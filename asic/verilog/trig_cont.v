==> flow/design.v <==
`timescale 100ps/1ps
`default_nettype none
module trig_cont(
		    input wire [2:0]  w_ptr_i,
		    input wire 	      LI_start_i,  
		    input wire 	      LI_end_i,  
		    input wire 	      trigger_i,  
		    input wire 	      read_en_i,
		    input wire [3:0]  event_mux_i,   
		    output wire [7:0] trigd_o,
		    input wire 	      clk,
		    input wire 	      rstb
		    );
   reg [2:0] trig_start;    
   reg [2:0] trig_end;      
   reg [2:0] trig_idx;      
   reg [7:0] trigd;
   assign trigd_o = trigd;
   reg [1:0] state;
   reg [1:0] next_state;
   reg [7:0] next_trigd;
   reg [2:0] next_trig_start;
   reg [2:0] next_trig_end;
   reg [2:0] next_trig_idx;
   reg [2:0] last_wptr;
   reg [2:0] next_last_wptr;
  localparam [1:0]
                IDLE  = 2'h0,
                WAIT_TRIG = 2'h1,
                WAIT_LI_END = 2'h2,
                MARK_TOTS = 2'h3;
   always @(*) begin
      if ( rstb == 1'b0 ) begin
	 next_state = IDLE;
	 next_trigd = 8'h0;
	 next_trig_start = 3'h00;
	 next_trig_end = 3'h00;
	 next_trig_idx = 3'h00;
	 next_last_wptr = 3'h00;
      end
      next_trig_start = trig_start;
      next_trig_end = trig_end;
      next_trig_idx = trig_idx;
      next_state = state;
      next_trigd = trigd;
      next_last_wptr = last_wptr;
      if ( read_en_i && event_mux_i[3] )   
	next_trigd = trigd & ~(1'b1 << event_mux_i[2:0]);
      if ( last_wptr != w_ptr_i )
	next_last_wptr = w_ptr_i;
      case ( state )
	IDLE: begin
	   if ( trig_idx != trig_end ) begin
	      next_trigd = trigd | (1'b1 << trig_idx);
	      next_trig_idx = trig_idx + 1'b1;
	   end
	   if ( LI_start_i ) begin
	      next_trig_start = last_wptr;
	      next_state = WAIT_TRIG;
	   end
	   else
	     next_state = IDLE;
	end  
	WAIT_TRIG: begin
	   if ( trigger_i ) begin
	      next_trig_idx = trig_start;
	      next_state = WAIT_LI_END;
	   end
	   else begin
	      if ( trig_idx != trig_end ) begin
		 next_trigd = trigd | (1'b1 << trig_idx);
		 next_trig_idx = trig_idx + 1'b1;
	      end
	      if ( LI_end_i ) next_state = IDLE;
	      else next_state = WAIT_TRIG;
	   end
	end  
	WAIT_LI_END: begin
	   next_trig_end = last_wptr;
	   if ( trig_idx != trig_end ) begin
	      next_trigd = trigd | (1'b1 << trig_idx);
	      next_trig_idx = trig_idx + 1'b1;
	   end
	   if ( LI_end_i ) next_state = IDLE;
	   else next_state = WAIT_LI_END;
	end  
      endcase  
   end  
   always @(posedge clk, negedge rstb )
     if ( rstb == 1'b0 ) begin
	state <= IDLE;
	trigd <= 8'h00;
	trig_start <= 3'h0;
	trig_end <= 3'h0;
	trig_idx <= 3'h0;
	last_wptr <= 3'h0;
     end
     else begin
	state <= next_state;
	trigd <= next_trigd;
	trig_start <= next_trig_start;
	trig_end <= next_trig_end;
	trig_idx <= next_trig_idx;
	last_wptr <= next_last_wptr;
     end
endmodule  
# From RTL to reports: trig_cont
# Tool output for the design above, in the order of the flow.
# Lines are those of the file above, counted from 1.
# Operators: Yosys type, input widths -> output width; for muxes data width and select width s.
# Not given: n/a
dict set report inputs {
  top_module {trig_cont}
  clock {clk}
  library {sky130hd}
  lib_corner {tt_025C_1v80}
}

# Word-level counts
# Source: Yosys, flattened and elaborated, memories not mapped. Widths are those after wreduce. Registers that Yosys merges into a memory's read port (data or address) are not register bits. Print and check cells do not count. Equal cells are merged and count once.
dict set report word_totals {
  ff_bits 22
  in_bits 13
  output_inout_bits 8
  wordCells 33
}
dict set report op_classes {
  add_sub_neg 1
  n_eq 4
  shift 2
  n_mux 12
  logic 3
  reduce_logical 5
}
# cell n
set ops {}
lappend ops {{$mux 8} 3}
lappend ops {{$shl 1x3->8 const A} 2}
lappend ops {{$pmux 8 s2} 1}
lappend ops {{$and 8x8->8} 1}
lappend ops {{$or 8x8->8} 1}
lappend ops {{$not 8->8} 1}
lappend ops {{$ne 3x3->1} 2}
lappend ops {{$pmux 3 s2} 1}
lappend ops {{$pmux 2 s3} 1}
lappend ops {{$mux 3} 2}
lappend ops {{$mux 2} 2}
lappend ops {{$add 3x1->3 const B} 1}
lappend ops {{$reduce_bool 3->1} 1}
lappend ops {{$eq 2x1->1 const B} 1}
lappend ops {{$eq 2x2->1 const B} 1}
lappend ops {{$logic_not 2->1} 1}
lappend ops {{$reduce_and 2->1} 1}
lappend ops {{$reduce_or 2->1} 1}
lappend ops {{$mux 1} 2}
lappend ops {{$logic_and 1x1->1} 1}

# Depth
# Longest topological path by Yosys (ltp), each cell counted once; first at word level (registers and memories cut), then after technology mapping (sequential cells cut; the memories' decode and read muxes count).
dict set report logic_depth {
  depth_word 7
  abc_area 0
  ltp_mapped 6
}

# Synthesis result
# Yosys stat after the flow's synthesis: flattened, memories mapped to cells. It holds for the ABC_AREA given above (unset counts as 0); a run with the other value may have another netlist.
# type n
set by_type {}
lappend by_type {sky130_fd_sc_hd__dfrtp_1 22}
lappend by_type {sky130_fd_sc_hd__a31oi_1 9}
lappend by_type {sky130_fd_sc_hd__mux2_2 5}
lappend by_type {sky130_fd_sc_hd__xnor2_2 3}
lappend by_type {sky130_fd_sc_hd__buf_6 4}
lappend by_type {sky130_fd_sc_hd__a21oi_1 8}
lappend by_type {sky130_fd_sc_hd__a41oi_1 4}
lappend by_type {sky130_fd_sc_hd__o21ai_0 7}
lappend by_type {sky130_fd_sc_hd__nand2_1 9}
lappend by_type {sky130_fd_sc_hd__dfstp_2 1}
lappend by_type {sky130_fd_sc_hd__inv_1 7}
lappend by_type {sky130_fd_sc_hd__nor2_1 7}
lappend by_type {sky130_fd_sc_hd__a32oi_2 1}
lappend by_type {sky130_fd_sc_hd__ha_1 1}
lappend by_type {sky130_fd_sc_hd__nand2b_1 2}
lappend by_type {sky130_fd_sc_hd__clkbuf_1 3}
lappend by_type {sky130_fd_sc_hd__a311o_1 1}
lappend by_type {sky130_fd_sc_hd__nand3_2 1}
# Other cell types: 16; their cells: 17.
dict set report synth_totals {
  cell_count 112
  synth_area_um2 1177.4
  seq_area_um2 576.8
  flip_flops 23
}

# Worst setup path after synthesis
# OpenSTA on the mapped netlist: ideal clock, no wires. The path of least setup slack (recovery checks aside). Input and output delay are each 20% of the period. Register names are those of the netlist, which keeps one name where synthesis merged equal registers.
dict set report synth_path {
  path_type {register to register}
  start {register trig_idx[2]}
  end {register trigd[2]}
  tclk_ns 2.4
  launch_ns 0.000
  arrival_time_ns 1.549
  required_ns 2.274
  setup_slack_ns 0.725
  path_delay_ns 1.675
  path_stages 7
  synth_period_reached_ns 1.675
}
# "path_delay_ns" is the arrival time less input delay plus setup time.
# "path_stages" counts driving pins, that of a launching flip-flop among them; a cell with two outputs on the path counts twice.
# "synth_period_reached_ns" is the clock period less the worst setup slack; recovery checks do not enter. This is arithmetic on one report: input and output delays are still those of the set period (20% each).
# The rows between start and end are the longest chain of elaborated cells between them; the timing report does not say that the signal goes this way. Where chains are equally long, one stands for them.
# Each line given opens the expression or statement behind the cell; cells for indexed reads and writes are added by Yosys, which also makes memories of some case tables.
dict set report synth_via {
  cell_sequence {sky130_fd_sc_hd__dfrtp_1 > sky130_fd_sc_hd__buf_6 > sky130_fd_sc_hd__xnor2_2 > sky130_fd_sc_hd__nand3_2 > sky130_fd_sc_hd__a221oi_1 > sky130_fd_sc_hd__nor3b_1 > sky130_fd_sc_hd__a311o_1}
  elab_chain_len 5
  cone_cells 6
}
# item line
set synth_rtl {}
lappend synth_rtl {{from (decl)} 16} ;# reg [2:0] trig_idx;
lappend synth_rtl {{from (assign)} 95} ;# trig_idx <= 3'h0;
lappend synth_rtl {{from (assign)} 103} ;# trig_idx <= next_trig_idx;
lappend synth_rtl {{$shl 1x3->8} 71} ;# next_trigd = trigd | (1'b1 << trig_idx);
lappend synth_rtl {{$or 8x8->8} 71}
lappend synth_rtl {{$mux 8} 70} ;# if ( trig_idx != trig_end ) begin
lappend synth_rtl {{$mux 8} 65} ;# if ( trigger_i ) begin
lappend synth_rtl {{$pmux 8 s2} 51} ;# case ( state )
lappend synth_rtl {{to (assign)} 92} ;# trigd <= 8'h00;
lappend synth_rtl {{to (assign)} 100} ;# trigd <= next_trigd;
lappend synth_rtl {{to (decl)} 17} ;# reg [7:0] trigd;

# Stored flow runs of trig_cont (2 of them; Yosys, OpenROAD, sky130hd). They differ in their settings and are not a sequence. Constraints: input delay and output delay 20% of the set period each, output load 0.01 pF.
run="record 1" settings period_ns=2.1 CORE_UTILIZATION=63 PLACE_DENSITY_LB_ADDON=0.22 CORE_ASPECT_RATIO=1.43 CELL_PAD_IN_SITES_DETAIL_PLACEMENT=1 CTS_CLUSTER_SIZE=19 MIN_ROUTING_LAYER="met2" MAX_ROUTING_LAYER="met4" CAP_MARGIN=20 CORE_MARGIN=2 SLEW_MARGIN=20
run="record 1" outcome="no final report: placement broke off with DPL-0033"
run="record 2" settings period_ns=2.74 CORE_UTILIZATION=72 SETUP_SLACK_MARGIN=0.53 PLACE_DENSITY_LB_ADDON=0.2 HOLD_SLACK_MARGIN=0.19 CELL_PAD_IN_SITES_GLOBAL_PLACEMENT=1 TNS_END_PERCENT=65 GPL_ROUTABILITY_DRIVEN=1 CTS_CLUSTER_SIZE=52 MIN_ROUTING_LAYER="met2" CAP_MARGIN=20 CORE_MARGIN=2 SLEW_MARGIN=20
run="record 2" outcome="no final report: placement broke off with FLW-0024"
