==> flow/design.v <==
`timescale 1ns/1ps
module clk_counter #(
		     parameter WIDTH=32
		     )
   (
    output wire [WIDTH:0] count,
    input wire 	       clk,
    input wire 	       rstb
    );
   reg [31:0] counter;
   assign count = counter;
   always @( posedge clk, negedge rstb ) begin
      if ( rstb == 1'b0 )
	counter <= 0;
      else
	counter <= counter + 1'b1;
   end
endmodule  
### Reports on clk_counter

What the tools print for clk_counter, step after step.
Line numbers count from 1 in the design file above.
Operators carry their Yosys type and port widths (W data, S select, Z words).
Library cell names are shortened.
Not given: -

| set-up | value |
|---|---|
| design top | clk_counter |
| clock port | clk |
| library | sky130hd |
| library corner | tt_025C_1v80 |

### Word level

Source: Yosys, flattened and elaborated, memories not mapped. Widths are those after wreduce; folded enables and synchronous resets count as part of the registers. Registers that Yosys merges into a memory's read port (data or address) are not register bits. Print and check cells do not count. Equal cells are merged and count once.

| bit counts | value |
|---|---|
| flip-flop bits (word level) | 32 |
| input port bits | 2 |
| output and inout bits | 33 |
| word-level cells | 2 |

| operators by class | value |
|---|---|
| $add $sub $neg | 1 |

Operators by type and width:

| operator | number |
|---|---|
| $add A32 B1 Y32 const B | 1 |

### Longest topological paths

Longest topological path by Yosys (ltp), each cell counted once; first at word level (registers and memories cut), then after technology mapping (sequential cells cut; the memories' decode and read muxes count).

| depth | value |
|---|---|
| depth after elaboration | 1 |
| ABC_AREA | 0 |
| mapped depth | 6 |

### After synthesis

Yosys stat after the flow's synthesis: flattened, memories mapped to cells. It holds for the ABC_AREA given above (unset counts as 0); a run with the other value may have another netlist.
Totals and module areas in this step are rounded.

Cells by type:

| type | number |
|---|---|
| dfrtp_1 | 32 |
| xor2_1 | 20 |
| xnor2_1 | 10 |
| nor4_2 | 5 |
| nand3_1 | 10 |
| and4_1 | 4 |
| nand2_1 | 9 |
| nor4_1 | 4 |
| nor2_1 | 6 |
| nor4_4 | 1 |
| nand3_2 | 2 |
| nor3_1 | 4 |
| inv_1 | 5 |
| nand4_1 | 3 |
| and3_1 | 2 |
| ha_1 | 1 |
| buf_6 | 1 |
| or3_4 | 1 |

Not listed: further types 8, cells in them 9.

| mapped netlist | value |
|---|---|
| cells in the netlist | 129 |
| chip area (Yosys) | 1490 um2 |
| sequential area | 801 um2 |
| flip-flop cells | 32 |
| buffer cells | 5 |

### Path before layout

OpenSTA on the mapped netlist: ideal clock, no wires. The path of least setup slack (recovery checks aside). Input and output delay are each 20% of the period. Register names are those of the netlist, which keeps one name where synthesis merged equal registers.

| timing path post-synthesis | value |
|---|---|
| path type | register to register |
| start point | register counter[0] |
| end point | register counter[26] |
| clock period | 2.17 ns |
| arrival | 1.606 ns |
| data required time | 2.091 ns |
| slack | 0.485 ns |
| delay of the path | 1.685 ns |
| stages | 7 |
| period reached after synthesis | 1.685 ns |

"delay of the path" is the arrival time less input delay plus setup time.
"stages" counts driving pins, that of a launching flip-flop among them; a cell with two outputs on the path counts twice.
"period reached after synthesis" = period - worst setup slack (recovery checks aside). The figure is calculated, with input and output delays left at 20% of the set period.
Between the ends stands the longest chain of elaborated cells between them, by number of cells; it is not shown to be the way that was timed. Of several equally long chains one is given.
A line is the first line of the expression or statement that the cell stems from. Yosys adds cells for indexed reads and writes and turns some case tables into memories.

| on the way, post-synthesis | value |
|---|---|
| cells stage by stage | dfrtp_1 -> ha_1 -> nand3_1 -> or3_1 -> buf_2 -> nor4_1 -> xor2_1 |
| cells in the longest elaborated chain | 1 |
| elaborated cells on any way between the ends | 1 |
| RTL lines with such cells | 1 |

Ends and longest elaborated chain, post-synthesis:

| element | line | RTL |
|---|---|---|
| start, declared | 10 | `reg [31:0] counter;` |
| start, assigned | 14 | `counter <= 0;` |
| start, assigned | 16 | `counter <= counter + 1'b1;` |
| $add A32 B1 Y32 | 16 |  |
| end, assigned | 14 |  |
| end, assigned | 16 |  |
| end, declared | 10 |  |

### Timing after layout

Path of least setup slack in the final report of job 1 (OpenROAD, finished layout, wires in). Where an end is a register, its clock arrival counts in the times.

| timing path post-layout | value |
|---|---|
| path type | register to register |
| start point | register counter[7] |
| end point | register counter[29] |
| clock period | 2.15 ns |
| arrival | 1.88 ns |
| data required time | 2.37 ns |
| slack | 0.48 ns |
| stages | 7 |

Between the ends stands the longest chain of elaborated cells between them, by number of cells; it is not shown to be the way that was timed. Of several equally long chains one is given.

| on the way, post-layout | value |
|---|---|
| cells stage by stage | dfrtp_1 -> nand4_1 -> or3_4 -> buf_6 -> buf_4 -> nor4_4 -> xor2_1 |
| cells in the longest elaborated chain | 1 |
| elaborated cells on any way between the ends | 1 |
| RTL lines with such cells | 1 |

Ends and longest elaborated chain, post-layout:

| element | line | RTL |
|---|---|---|
| start, declared | 10 | `reg [31:0] counter;` |
| start, assigned | 14 | `counter <= 0;` |
| start, assigned | 16 | `counter <= counter + 1'b1;` |
| $add A32 B1 Y32 | 16 |  |
| end, assigned | 14 |  |
| end, assigned | 16 |  |
| end, declared | 10 |  |

Hand-over note for clk_counter

Record of 2 stored runs of the RTL-to-layout flow on clk_counter, platform sky130hd. The runs are unordered. Constraints: input delay and output delay 20% of the set period each, output load 0.01 pF.
By "clock period reached" is meant the clock period of the run minus its worst setup slack. This is arithmetic on one report: input and output delays are still those of the set period (20% each).
"critical path time" is the time allowed to the run's worst setup path (the clock period less input and output delay, where it has them) less its slack. Clock arrival times count: a late capture clock shortens it, a late launch clock lengthens it.
"total power after layout" is the tool's figure for a default switching activity; nothing was simulated.
Measured values are rounded.

## Job 1

==> flow/run.sh <==
#!/bin/bash
# the make line also repeats the synthesis and layout settings of config.mk as NAME=value (left out here)
make -C /OpenROAD-flow-scripts/flow DESIGN_CONFIG=/design/flow/config.mk WORK_HOME=/design/flow/orfs CLKGATE_MAP_FILE= finish
==> flow/config.mk <==
export PLATFORM = sky130hd
export DESIGN_NAME = clk_counter
export DESIGN_NICKNAME = clk_counter
export VERILOG_FILES = /design/flow/design.v
export SDC_FILE = /design/flow/constraint.sdc
export NUM_CORES = 4
export LEC_CHECK = 0
export CAP_MARGIN = 20
export CELL_PAD_IN_SITES_DETAIL_PLACEMENT = 2
export CORE_MARGIN = 10
export CORE_UTILIZATION = 21
export CTS_CLUSTER_SIZE = 66
export GPL_TIMING_DRIVEN = 1
export MAX_ROUTING_LAYER = met4
export PLACE_DENSITY = 0.4
export SETUP_SLACK_MARGIN = 0.64
export SLEW_MARGIN = 20
export TNS_END_PERCENT = 70
==> flow/constraint.sdc <==
create_clock -name core_clock -period 2.15 [get_ports {clk}]
set_input_delay 0.4300 -clock core_clock [delete_from_list [all_inputs] [get_ports {clk}]]
set_output_delay 0.4300 -clock core_clock [all_outputs]
set_load 0.01 [all_outputs]

| result of job 1 | value |
|---|---|
| clock period reached | 1.666 ns |
| total negative slack | 0.000 ns |
| utilization in the final report | 0.356 |
| worst hold slack after layout | 0.465 ns |
| area of the die | 10900 um2 |
| total power after layout | 1110 µW |
| standard-cell area of the final layout | 2430 um2 |
| chip area after synthesis (Yosys) | 1490 um2 |
| critical path time | 1.67 ns |
| critical path kind | register to register |
| lowest setup slack | 0.484 ns |

## Job 2

==> flow/run.sh <==
#!/bin/bash
# the make line also repeats the synthesis and layout settings of config.mk as NAME=value (left out here)
make -C /OpenROAD-flow-scripts/flow DESIGN_CONFIG=/design/flow/config.mk WORK_HOME=/design/flow/orfs CLKGATE_MAP_FILE= finish
==> flow/config.mk <==
export PLATFORM = sky130hd
export DESIGN_NAME = clk_counter
export DESIGN_NICKNAME = clk_counter
export VERILOG_FILES = /design/flow/design.v
export SDC_FILE = /design/flow/constraint.sdc
export NUM_CORES = 4
export LEC_CHECK = 0
export ABC_AREA = 0
export CAP_MARGIN = 30
export CELL_PAD_IN_SITES_DETAIL_PLACEMENT = 1
export CELL_PAD_IN_SITES_GLOBAL_PLACEMENT = 3
export CORE_MARGIN = 2
export CORE_UTILIZATION = 69
export CTS_CLUSTER_SIZE = 46
export GPL_ROUTABILITY_DRIVEN = 1
export GPL_TIMING_DRIVEN = 1
export PLACE_DENSITY = 0.84
export SETUP_SLACK_MARGIN = 0.1
export SLEW_MARGIN = 20
==> flow/constraint.sdc <==
create_clock -name core_clock -period 1.21 [get_ports {clk}]
set_input_delay 0.2420 -clock core_clock [delete_from_list [all_inputs] [get_ports {clk}]]
set_output_delay 0.2420 -clock core_clock [all_outputs]
set_load 0.01 [all_outputs]

Job 2: incomplete, placement halted on GPL-0301

End of note.
